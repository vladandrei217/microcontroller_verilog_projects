==> flow/design.v <==
module cafea(
	clk,
	y,
	n,
	fond,
	rst_n,
	cafea,
	cioco,
	zahar,
	lapte,
	msg
);
input clk;
input y;
input n;
input [4:0]fond;
input rst_n;
output reg cafea;
output reg cioco;
output reg zahar;
output reg lapte;
output reg[3:0]msg;
localparam Idle = 4'd0;
localparam Meniu = 4'd1;
localparam Cafea = 4'd2;
localparam Ciocolata = 4'd3;
localparam Lapte_extra = 4'd4;
localparam Zahar_extra = 4'd5;
localparam Bani = 4'd6;
localparam Fond = 4'd7;
localparam Activ = 4'd8;
localparam Lapte = 4'd9;
localparam Zahar = 4'd10;
reg [3:0]state;
always @(posedge clk,negedge rst_n) begin		
	if(~rst_n)
		state<=Idle;
    else begin
        case(state)
        Idle: begin
            if(y)
				state<=Meniu;
				else
				state<=state;
        end
        Meniu: begin
            if(y)
                state <= Cafea;
            else if(n)
                state <= Ciocolata;
			else
				state <= state;
        end
		Ciocolata: begin
            state<=Lapte_extra;
			end
		Cafea: begin
                state<=Lapte_extra;
			end
		Lapte_extra: begin
                if(y)
				state<=Lapte;
				else if(n)
				state<=Zahar_extra;
				else
				state <= state;
			end
		Zahar_extra: begin
                if(y)
				state<=Zahar;
				else if(n)
				state<=Bani;
				else
				state <= state;				
			end
		Lapte: begin
            state<=Zahar_extra;
			end
		Zahar: begin
                state <= Bani;
			end
		Bani: begin
                if(y && fond>=5)
				state<=Activ;
				else if(y && fond<5)
				state<=Fond;
				else
				state <= state;				
			end	
		Fond: begin
                state <= Bani;		
			end
        default: state<=Idle;
        endcase
    end
end
always @(*) begin
    case(state)
	Idle: msg = 4'd0;
	Meniu: msg = 4'd1;
	Cafea: begin 
		msg = 4'd2;
		cafea=1;
	end
	Ciocolata: begin 
		msg = 4'd3;
		cioco=1;
	end
	Lapte_extra: msg = 4'd4;
	Zahar_extra: msg = 4'd5;
	Bani: msg = 4'd6;
	Fond: msg = 4'd7;
	Activ: msg = 4'd8;
	Lapte: begin 
		msg = 4'd9;
		lapte=1;
	end
	Zahar: begin 
		msg = 4'd10;
		zahar=1;
	end
    default: msg = 4'd0;
    endcase
end
endmodule
# Step by step through the tools: cafea
# Tool output for the design above, in the order of the flow.
# Lines are those of the file above, counted from 1.
# Library cell names are shortened.
# Not given: n/a
[design] design="cafea" clock="clk" lib="sky130hd" corner="tt_025C_1v80"

# Word level
# Counts by Yosys on the flattened word-level netlist (proc, flatten, opt, wreduce; memories kept). Register bits leave out memories and registers merged into their read ports (data or address). Print and check cells are left out. Cells with the same type and inputs are merged into one.
[bits] register_bits=4 out_inout_bits=8 word_cells=35 in_bits=9
[op_classes] n_mux=11 compare=2 eq_ne=15 reduce_and_logical=6
[ops] cell="4-bit case mux with 10-bit select" count=1
[ops] cell="4-bit two-way mux" count=9
[ops] cell="4-bit case mux with 8-bit select" count=1
[ops] cell="4-bit by 3-bit == test with 1-bit output (second input constant)" count=4
[ops] cell="3-bit inequality test (second input constant)" count=4
[ops] cell="4-bit == test (second input constant)" count=3
[ops] cell="4-bit by 2-bit == test with 1-bit output (second input constant)" count=2
[ops] cell="5-bit by 3-bit greater-or-equal comparator with 1-bit output (second input constant)" count=1
[ops] cell="5-bit by 3-bit less-than comparator with 1-bit output (second input constant)" count=1
[ops] cell="5-bit AND reduction" count=1
[ops] cell="2-bit OR reduction" count=2
[ops] cell="4-bit by 1-bit == test with 1-bit output (second input constant)" count=1
[ops] cell="4-bit logical NOT" count=1
[ops] cell="1-bit logical AND" count=2
[ops] cell="2-bit inequality test (second input constant)" count=1

# Longest topological paths
# Depth = most cells in a row (Yosys ltp): at word level without a register or memory, in the mapped netlist without a sequential cell, where the memories' decode and read muxes count.
[logic_depth] depth_word=5 ABC_AREA=0 ltp_mapped=3 ltp_nobuf=2

# Netlist
# The flow's flattened synthesis, as Yosys stat reports it; memories are mapped. The netlist is that of the ABC_AREA named above (0 if unset); the other value can give another one.
# The area totals of this step are shown rounded.
[synth_totals] ffs=11 sequential_area_um2=277 buffers=5 stdcells=47 area_um2=494
[by_type] type="dfrtp_1" count=10 type_area_um2=250.24
[by_type] type="buf_4" count=4 type_area_um2=30.029
[by_type] type="dfstp_2" count=1 type_area_um2=26.275
[by_type] type="and2_2" count=3 type_area_um2=22.522
[by_type] type="nand2_1" count=5 type_area_um2=18.768
[by_type] type="nor2_1" count=5 type_area_um2=18.768
[by_type] type="nor4b_2" count=1 type_area_um2=15.014
[by_type] type="o21ai_0" count=3 type_area_um2=15.014
[by_type] type="buf_6" count=1 type_area_um2=11.261
[by_type] type="a21oi_1" count=2 type_area_um2=10.01
[by_type] type="mux2i_1" count=1 type_area_um2=10.01
[by_type] type="nor3_1" count=2 type_area_um2=10.01
[by_type] type="a211o_1" count=1 type_area_um2=8.758
[by_type] type="a21o_1" count=1 type_area_um2=7.507
[by_type] type="o21bai_1" count=1 type_area_um2=7.507
[by_type] type="and3_1" count=1 type_area_um2=6.256
[by_type] type="nand2b_1" count=1 type_area_um2=6.256
[by_type] type="nor2_2" count=1 type_area_um2=6.256
# Not listed: further types 3, cells in them 3.

# Worst setup path after synthesis
# Path of least setup slack by OpenSTA after synthesis, without wires, with an ideal clock, recovery checks aside; 20% of the period is set as input and as output delay. Where synthesis merged equal registers, the netlist keeps one of their names.
[synth_path] kind="register to output" startpoint="register state" endpoint="output msg[3]" arrival_ps=773 t_first_pin_ps=0 out_delay_ps=199 period_ps=996 slack_ps=23 n_path_buf=0 delay_ps=773 required_ps=797 stages=2 period_less_setup_slack_ps=973
# "delay_ps" is the arrival time less input delay plus setup time.
# At an output port there is no setup time.
# "stages" counts driving pins, that of a launching flip-flop among them; a cell with two outputs on the path counts twice.
# "period_less_setup_slack_ps" = period - worst setup slack (recovery checks aside). The figure is calculated, with input and output delays left at 20% of the set period.
# Where an end lacks its bit number, it is one bit of the signal, or one of the new flip-flops if synthesis recoded a state register.
# Between the ends stands the longest chain of elaborated cells between them, by number of cells; it is not shown to be the way that was timed. Of several equally long chains one is given.
# Each line given opens the expression or statement behind the cell; cells for indexed reads and writes are added by Yosys, which also makes memories of some case tables.
# A register here has more assigning lines than the two given.
[synth_via] cell_sequence="dfrtp_1 -> or3_1" elab_chain_cells=2 cone_cells=11 classes_between="eq/ne: 10; mux: 1"
[synth_lines] element="from (decl)" line_no=34 source="reg [3:0]state;"
[synth_lines] element="from (assign)" line_no=37 source="state<=Idle;"
[synth_lines] element="from (assign)" line_no=42 source="state<=Meniu;"
[synth_lines] element="4-bit == test" line_no=98 source="case(state)"
[synth_lines] element="4-bit case mux with 10-bit select" line_no=98
[synth_lines] element="to (decl)" line_no=22 source="output reg[3:0]msg;"

# Timing after layout
# Path of least setup slack in the final report of flow run A (OpenROAD, finished layout, wires in). Where an end is a register, its clock arrival counts in the times.
# The path's times are printed in steps of 10 ps; the period is the one set.
[layout_path] kind="register to output" startpoint="register state" endpoint="output msg[3]" arrival_ps=1140 stages=3 t_first_pin_ps=260 out_delay_ps=140 required_ps=550 n_path_buf=1 period_ps=687 slack_ps=-590
# Where an end lacks its bit number, it is one bit of the signal, or one of the new flip-flops if synthesis recoded a state register.
# A register here has more assigning lines than the two given.
[layout_via] cell_sequence="dfrtp_1 -> or3_4 -> buf_6"
[layout_lines] element="from (decl)" line_no=34 source="reg [3:0]state;"
[layout_lines] element="from (assign)" line_no=37 source="state<=Idle;"
[layout_lines] element="from (assign)" line_no=42 source="state<=Meniu;"
[layout_lines] element="to (decl)" line_no=22 source="output reg[3:0]msg;"
# Chain of elaborated cells between the ends: none given.

## Implementation results

Settings and measured results of 2 stored flow runs for module cafea (sky130hd), not sorted in any way. The constraints put input and output delay at 20% of the set period each and load the outputs with 0.01 pF.
By "clock_period_reached_ps" is meant the clock period of the run minus its worst setup slack. This is arithmetic on one report: input and output delays are still those of the set period (20% each).
"worst_path_time_ps" = time allowed to the worst setup path (clock period - input delay - output delay, where it has them) - its slack; a late launch clock adds to it, a late capture clock takes from it.
"power_total_mw": no workload was simulated; the value follows from the tool's default switching activity.
"worst_path_time_ps" is given in steps of 10 ps.
The measured numbers are rounded.

[flow] flow run A: files
==> flow/run.sh <==
#!/bin/bash
# the make line also repeats the synthesis and layout settings of config.mk as NAME=value (left out here)
make -C /OpenROAD-flow-scripts/flow DESIGN_CONFIG=/design/flow/config.mk WORK_HOME=/design/flow/orfs CLKGATE_MAP_FILE= finish
==> flow/config.mk <==
export PLATFORM = sky130hd
export DESIGN_NAME = cafea
export DESIGN_NICKNAME = cafea
export VERILOG_FILES = /design/flow/design.v
export SDC_FILE = /design/flow/constraint.sdc
export NUM_CORES = 4
export LEC_CHECK = 0
export CAP_MARGIN = 20
export CORE_ASPECT_RATIO = 1.75
export CORE_MARGIN = 2
export CORE_UTILIZATION = 23
export CTS_CLUSTER_DIAMETER = 22
export GPL_ROUTABILITY_DRIVEN = 0
export HOLD_SLACK_MARGIN = 0.16
export MAX_ROUTING_LAYER = met5
export SETUP_SLACK_MARGIN = 0.14
export SLEW_MARGIN = 35
==> flow/constraint.sdc <==
create_clock -name core_clock -period 0.687 [get_ports {clk}]
set_input_delay 0.1374 -clock core_clock [delete_from_list [all_inputs] [get_ports {clk}]]
set_output_delay 0.1374 -clock core_clock [all_outputs]
set_load 0.01 [all_outputs]

[flow] flow run A: metrics
[metrics] layout_utilization_pct = 39.9
[metrics] setupTns_ps = -3970
[metrics] power_total_mw = 1.86
[metrics] finalCellArea_um2 = 823
[metrics] worst_path_time_ps = 1140
[metrics] worst_path_kind = register to output
[metrics] ys_area_um2 = 494
[metrics] worstSetupSlack_ps = -591
[metrics] design.die.area_um2 = 2550
[metrics] clock_period_reached_ps = 1278

[flow] flow run B: files
==> flow/run.sh <==
#!/bin/bash
# the make line also repeats the synthesis and layout settings of config.mk as NAME=value (left out here)
make -C /OpenROAD-flow-scripts/flow DESIGN_CONFIG=/design/flow/config.mk WORK_HOME=/design/flow/orfs CLKGATE_MAP_FILE= finish
==> flow/config.mk <==
export PLATFORM = sky130hd
export DESIGN_NAME = cafea
export DESIGN_NICKNAME = cafea
export VERILOG_FILES = /design/flow/design.v
export SDC_FILE = /design/flow/constraint.sdc
export NUM_CORES = 4
export LEC_CHECK = 0
export CAP_MARGIN = 20
export CORE_MARGIN = 2
export CORE_UTILIZATION = 40
export SETUP_SLACK_MARGIN = -0.1
export SLEW_MARGIN = 20
==> flow/constraint.sdc <==
create_clock -name core_clock -period 1.23 [get_ports {clk}]
set_input_delay 0.2460 -clock core_clock [delete_from_list [all_inputs] [get_ports {clk}]]
set_output_delay 0.2460 -clock core_clock [all_outputs]
set_load 0.01 [all_outputs]

[flow] flow run B: metrics
[metrics] layout_utilization_pct = 65.0
[metrics] setupTns_ps = -386
[metrics] power_total_mw = 0.971
[metrics] finalCellArea_um2 = 732
[metrics] worst_path_time_ps = 1170
[metrics] worst_path_kind = register to output
[metrics] ys_area_um2 = 494
[metrics] worstSetupSlack_ps = -183
[metrics] design.die.area_um2 = 1530
[metrics] clock_period_reached_ps = 1413
